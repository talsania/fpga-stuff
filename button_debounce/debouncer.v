==> flow/design.v <==
`timescale 1ns / 1ps
module debouncer(
    input clk, reset_n,
    input noisy,
    output debounced
    );
    wire timer_done, timer_reset;
    fsm FSM0(
        .clk(clk),
        .reset_n(reset_n),
        .noisy(noisy),
        .timer_done(timer_done),
        .timer_reset(timer_reset),
        .debounced(debounced)
    );
    timer_param #(.FINAL_VALUE(1_999_999)) T0(
        .clk(clk),
        .reset_n(~timer_reset),
        .enable(~timer_reset),
        .done(timer_done)
    );
endmodule
`timescale 1ns / 1ps
module fsm(
    input clk, reset_n,
    input noisy, timer_done,
    output timer_reset, debounced
    );
    reg [1:0] state_reg, state_next;
    parameter s0 = 0, s1 = 1, s2 = 2, s3 = 3;
    always @(posedge clk, negedge reset_n)
    begin
        if (~reset_n)
            state_reg <= 0;
        else
            state_reg <= state_next;
    end
    always @(*)
    begin
        state_next = state_reg;
        case(state_reg)
            s0: if (~noisy)
                    state_next = s0;
                else if (noisy)
                    state_next = s1;
            s1: if (~noisy)
                    state_next = s0;
                else if (noisy & ~timer_done)
                    state_next = s1;
                else if (noisy & timer_done)
                    state_next = s2;
            s2: if (~noisy)
                    state_next = s3;
                else if (noisy)
                    state_next = s2;
            s3: if (noisy)
                    state_next = s2;
                else if (~noisy & ~timer_done)
                    state_next = s3;
                else if (~noisy & timer_done)
                    state_next = s0;
            default: state_next = s0;                                             
        endcase
    end
    assign timer_reset = (state_reg == s0) | (state_reg == s2);
    assign debounced = (state_reg == s2) | (state_reg == s3);
endmodule
`timescale 1ns / 1ps
module timer_param
    #(parameter FINAL_VALUE = 255)(
    input clk,
    input reset_n,
    input enable,
    output done
    );
    localparam BITS = $clog2(FINAL_VALUE);
    reg [BITS - 1:0] Q_reg, Q_next;
    always @(posedge clk, negedge reset_n)
    begin
        if (~reset_n)
            Q_reg <= 'b0;
        else if(enable)
            Q_reg <= Q_next;
        else
            Q_reg <= Q_reg;
    end
    assign done = Q_reg == FINAL_VALUE;
    always @(*)
        Q_next = done? 'b0: Q_reg + 1;
endmodule
[Step by step through the tools: debouncer]
What the tools print for debouncer, step after step.
Lines are those of the file above, counted from 1.
Operators: Yosys type, input widths -> output width; for muxes data width and select width s.
Library cell names are shortened.
The mark n/a stands for no value.
Design
  design top: debouncer
  clock port: clk
  standard-cell library: sky130hd
  timing corner: tt_025C_1v80

[Elaborated design]
Counts by Yosys on the flattened word-level netlist (proc, flatten, opt, wreduce; memories kept). Register bits leave out memories and registers merged into their read ports (data or address). Print and check cells are left out. Cells with the same type and inputs are merged into one.
Word-level totals
  register bits: 23
  input bits: 3
  output and inout bits: 1
  cells after elaboration: 29
Operators by class
  add/sub/neg operators: 1
  equality and inequality tests: 6
  muxes and demuxes: 10
  bitwise gates (word level): 8
  reduce/logical cells: 2
Operators with widths (number)
  $add 21x1->21 const B: 1
  $eq 21x21->1 const B: 1
  $mux 21: 1
  $mux 2: 6
  $ne 4x2->1 const B: 2
  $pmux 2 s4: 1
  $and 1x1->1: 4
  $eq 2x2->1 const B: 2
  $or 1x1->1: 2
  $not 1->1: 2
  $eq 2x1->1 const B: 1
  $logic_not 2->1: 1
  $reduce_and 2->1: 1
  $mux 1: 2

[Longest topological paths]
Depth = most cells in a row (Yosys ltp): at word level without a register or memory, in the mapped netlist without a sequential cell, where the memories' decode and read muxes count.
Logic depth
  word-level depth: 6
  ABC_AREA: 0
  gate-level depth with buffers: 5
  mapped depth without buffers: 5

[Netlist]
Source: synth_stat.txt of the flow (Yosys; design flattened, memories mapped). It holds for the ABC_AREA given above (unset counts as 0); a run with the other value may have another netlist.
Cells by type
  dfrtp_1: number 24, area in all 600.576 µm²
  xnor2_1: number 9, area in all 78.826 µm²
  nand2_1: number 15, area in all 56.304 µm²
  nand3_1: number 7, area in all 35.034 µm²
  xor2_1: number 4, area in all 35.034 µm²
  or4_4: number 3, area in all 33.782 µm²
  dfstp_2: number 1, area in all 26.275 µm²
  nor2_1: number 7, area in all 26.275 µm²
  a21oi_1: number 5, area in all 25.024 µm²
  or3_1: number 4, area in all 25.024 µm²
  o31ai_1: number 3, area in all 22.522 µm²
  or4_1: number 3, area in all 22.522 µm²
  nor3_1: number 4, area in all 20.019 µm²
  o21ai_1: number 4, area in all 20.019 µm²
  nand4_1: number 3, area in all 18.768 µm²
  nor4_1: number 3, area in all 18.768 µm²
  nor3_4: number 1, area in all 16.266 µm²
  inv_1: number 4, area in all 15.014 µm²
Not listed: further types 15, cells in them 19.
Synthesis totals
  cells in the netlist: 123
  chip area (Yosys): 1241.2 µm²
  sequential part of the area: 626.9 µm²
  mapped flip-flops: 25
By module: a second synthesis without flattening, with its own total; a netlist apart from the flattened one above.
Second synthesis, totals
  cells (unflattened synthesis): 123
  area total of the unflattened synthesis: 1243.7 µm²
Rows give one instance, submodules left out.
By module
  timer_param (FINAL_VALUE=1999999): instances 1, cells 107, area 1068.5 µm², sequential area 525.5 µm²
  fsm: instances 1, cells 15, area 171.4 µm², sequential area 101.3 µm²
  debouncer: instances 1, cells 1, area 3.8 µm², sequential area 0.0 µm²

[Worst setup path after synthesis]
Source: OpenSTA report_checks on the synthesized netlist (no wires, ideal clock, input and output delay 20% of the period each), path of least setup slack; recovery checks are left aside. Register names are those of the netlist, which keeps one name where synthesis merged equal registers.
Timing post-synthesis
  kind: reg-to-reg
  start point: register T0.Q_reg[9]
  end point: register FSM0.state_reg
  clock period: 2.1 ns
  launch time at the first pin: 0.000 ns
  arrival: 1.831 ns
  setup slack: 0.191 ns
  delay of the path: 1.909 ns
  stages on the path: 5
  buffers on the path: 0
  synthesis period reached: 1.909 ns
"delay of the path" is the arrival time less input delay plus setup time.
"stages on the path" counts driving pins, that of a launching flip-flop among them; a cell with two outputs on the path counts twice.
"synthesis period reached" = period - worst setup slack (recovery checks aside). The figure is calculated, with input and output delays left at 20% of the set period.
Where an end lacks its bit number, it is one bit of the signal, or one of the new flip-flops if synthesis recoded a state register.
At most two assigning lines are given for a register; there are more.
Between the ends, post-synthesis
  path through: dfrtp_1 > or4b_1 > or4_4 > or3_1 > o2bb2ai_1
Ends and longest elaborated chain, post-synthesis
  start: declaration: line 77  | reg [BITS - 1:0] Q_reg, Q_next;
  start: assignment: line 83  | Q_reg <= Q_next;
  start: assignment: line 85  | Q_reg <= Q_reg;
  end: assignment: line 34  | state_reg <= 0;
  end: assignment: line 36  | state_reg <= state_next;
  end: declaration: line 29  | reg [1:0] state_reg, state_next;
Chain of elaborated cells between the ends: none given.

[Worst path after layout]
From the final timing report of stored run 1: the path of least setup slack in the routed layout; clock arrival at registers is part of the times.
Timing post-layout
  kind: reg-to-output
  start point: register FSM0.state_reg
  end point: output debounced
  clock period: 3.58 ns
  launch time at the first pin: 0.26 ns
  arrival: 1.46 ns
  setup slack: 1.40 ns
  stages on the path: 3
  buffers on the path: 1
Where an end lacks its bit number, it is one bit of the signal, or one of the new flip-flops if synthesis recoded a state register.
Between the ends, post-layout
  path through: dfrtp_1 > or2_2 > clkdlybuf4s50_1
Ends and longest elaborated chain, post-layout
  start: declaration: line 29  | reg [1:0] state_reg, state_next;
  start: assignment: line 34  | state_reg <= 0;
  start: assignment: line 36  | state_reg <= state_next;
  end: declaration: line 5  | output debounced
Chain of elaborated cells between the ends: none given.

Hand-over note for debouncer

Flow measurements of debouncer on sky130hd: 2 stored runs with different settings, listed in no order. Input and output delays are each 20% of the period that was set; the output load is 0.01 pF.
"achieved clock period" means the clock period less the worst setup slack. The figure is calculated, with input and output delays left at 20% of the set period.
By "worst setup path time" is meant the share of the clock period that the worst setup path is allowed (20% is reserved at inputs, 20% at outputs), minus its slack. Clock arrival times at its registers enter into it.
"power" rests on the timing tool's default activity at the inputs, not on a simulated workload.

Stored run 1
==> flow/run.sh <==
#!/bin/bash
# the make line also repeats the synthesis and layout settings of config.mk as NAME=value (left out here)
make -C /OpenROAD-flow-scripts/flow DESIGN_CONFIG=/design/flow/config.mk WORK_HOME=/design/flow/orfs CLKGATE_MAP_FILE= finish
==> flow/config.mk <==
export PLATFORM = sky130hd
export DESIGN_NAME = debouncer
export DESIGN_NICKNAME = debouncer
export VERILOG_FILES = /design/flow/design.v
export SDC_FILE = /design/flow/constraint.sdc
export NUM_CORES = 4
export LEC_CHECK = 0
export ABC_AREA = 0
export CAP_MARGIN = 20
export CORE_ASPECT_RATIO = 1.69
export CORE_MARGIN = 2
export CORE_UTILIZATION = 47
export GPL_ROUTABILITY_DRIVEN = 1
export PLACE_DENSITY = 0.67
export SETUP_SLACK_MARGIN = 0.83
export SLEW_MARGIN = 20
export TNS_END_PERCENT = 15
==> flow/constraint.sdc <==
create_clock -name core_clock -period 3.58 [get_ports {clk}]
set_input_delay 0.7160 -clock core_clock [delete_from_list [all_inputs] [get_ports {clk}]]
set_output_delay 0.7160 -clock core_clock [all_outputs]
set_load 0.01 [all_outputs]

==> results of stored run 1 <==
chip area after synthesis (Yosys): 1241.2 µm²
die area: 3082.1 µm²
standard-cell area of the final layout: 1338.8 µm²
utilization: 52.5%
worst setup slack after layout: 1.401 ns
total negative slack: 0.000 ns
power: 746.3 uW
achieved clock period: 2.179 ns
worst setup path time: 1.46 ns
worst setup path kind: reg-to-output

Stored run 2
==> flow/run.sh <==
#!/bin/bash
# the make line also repeats the synthesis and layout settings of config.mk as NAME=value (left out here)
make -C /OpenROAD-flow-scripts/flow DESIGN_CONFIG=/design/flow/config.mk WORK_HOME=/design/flow/orfs CLKGATE_MAP_FILE= finish
==> flow/config.mk <==
export PLATFORM = sky130hd
export DESIGN_NAME = debouncer
export DESIGN_NICKNAME = debouncer
export VERILOG_FILES = /design/flow/design.v
export SDC_FILE = /design/flow/constraint.sdc
export NUM_CORES = 4
export LEC_CHECK = 0
export CAP_MARGIN = 10
export CELL_PAD_IN_SITES_DETAIL_PLACEMENT = 1
export CORE_MARGIN = 2
export CORE_UTILIZATION = 25
export CTS_CLUSTER_DIAMETER = 36
export PLACE_DENSITY_LB_ADDON = 0.13
export SETUP_SLACK_MARGIN = 0.04
export SLEW_MARGIN = 20
export TNS_END_PERCENT = 60
==> flow/constraint.sdc <==
create_clock -name core_clock -period 1.46 [get_ports {clk}]
set_input_delay 0.2920 -clock core_clock [delete_from_list [all_inputs] [get_ports {clk}]]
set_output_delay 0.2920 -clock core_clock [all_outputs]
set_load 0.01 [all_outputs]

==> results of stored run 2 <==
chip area after synthesis (Yosys): 1241.2 µm²
die area: 5544.3 µm²
standard-cell area of the final layout: 1789.2 µm²
utilization: 37.6%
worst setup slack after layout: -0.491 ns
total negative slack: -8.133 ns
power: 2288 uW
achieved clock period: 1.951 ns
worst setup path time: 1.95 ns
worst setup path kind: reg-to-reg

End of note.
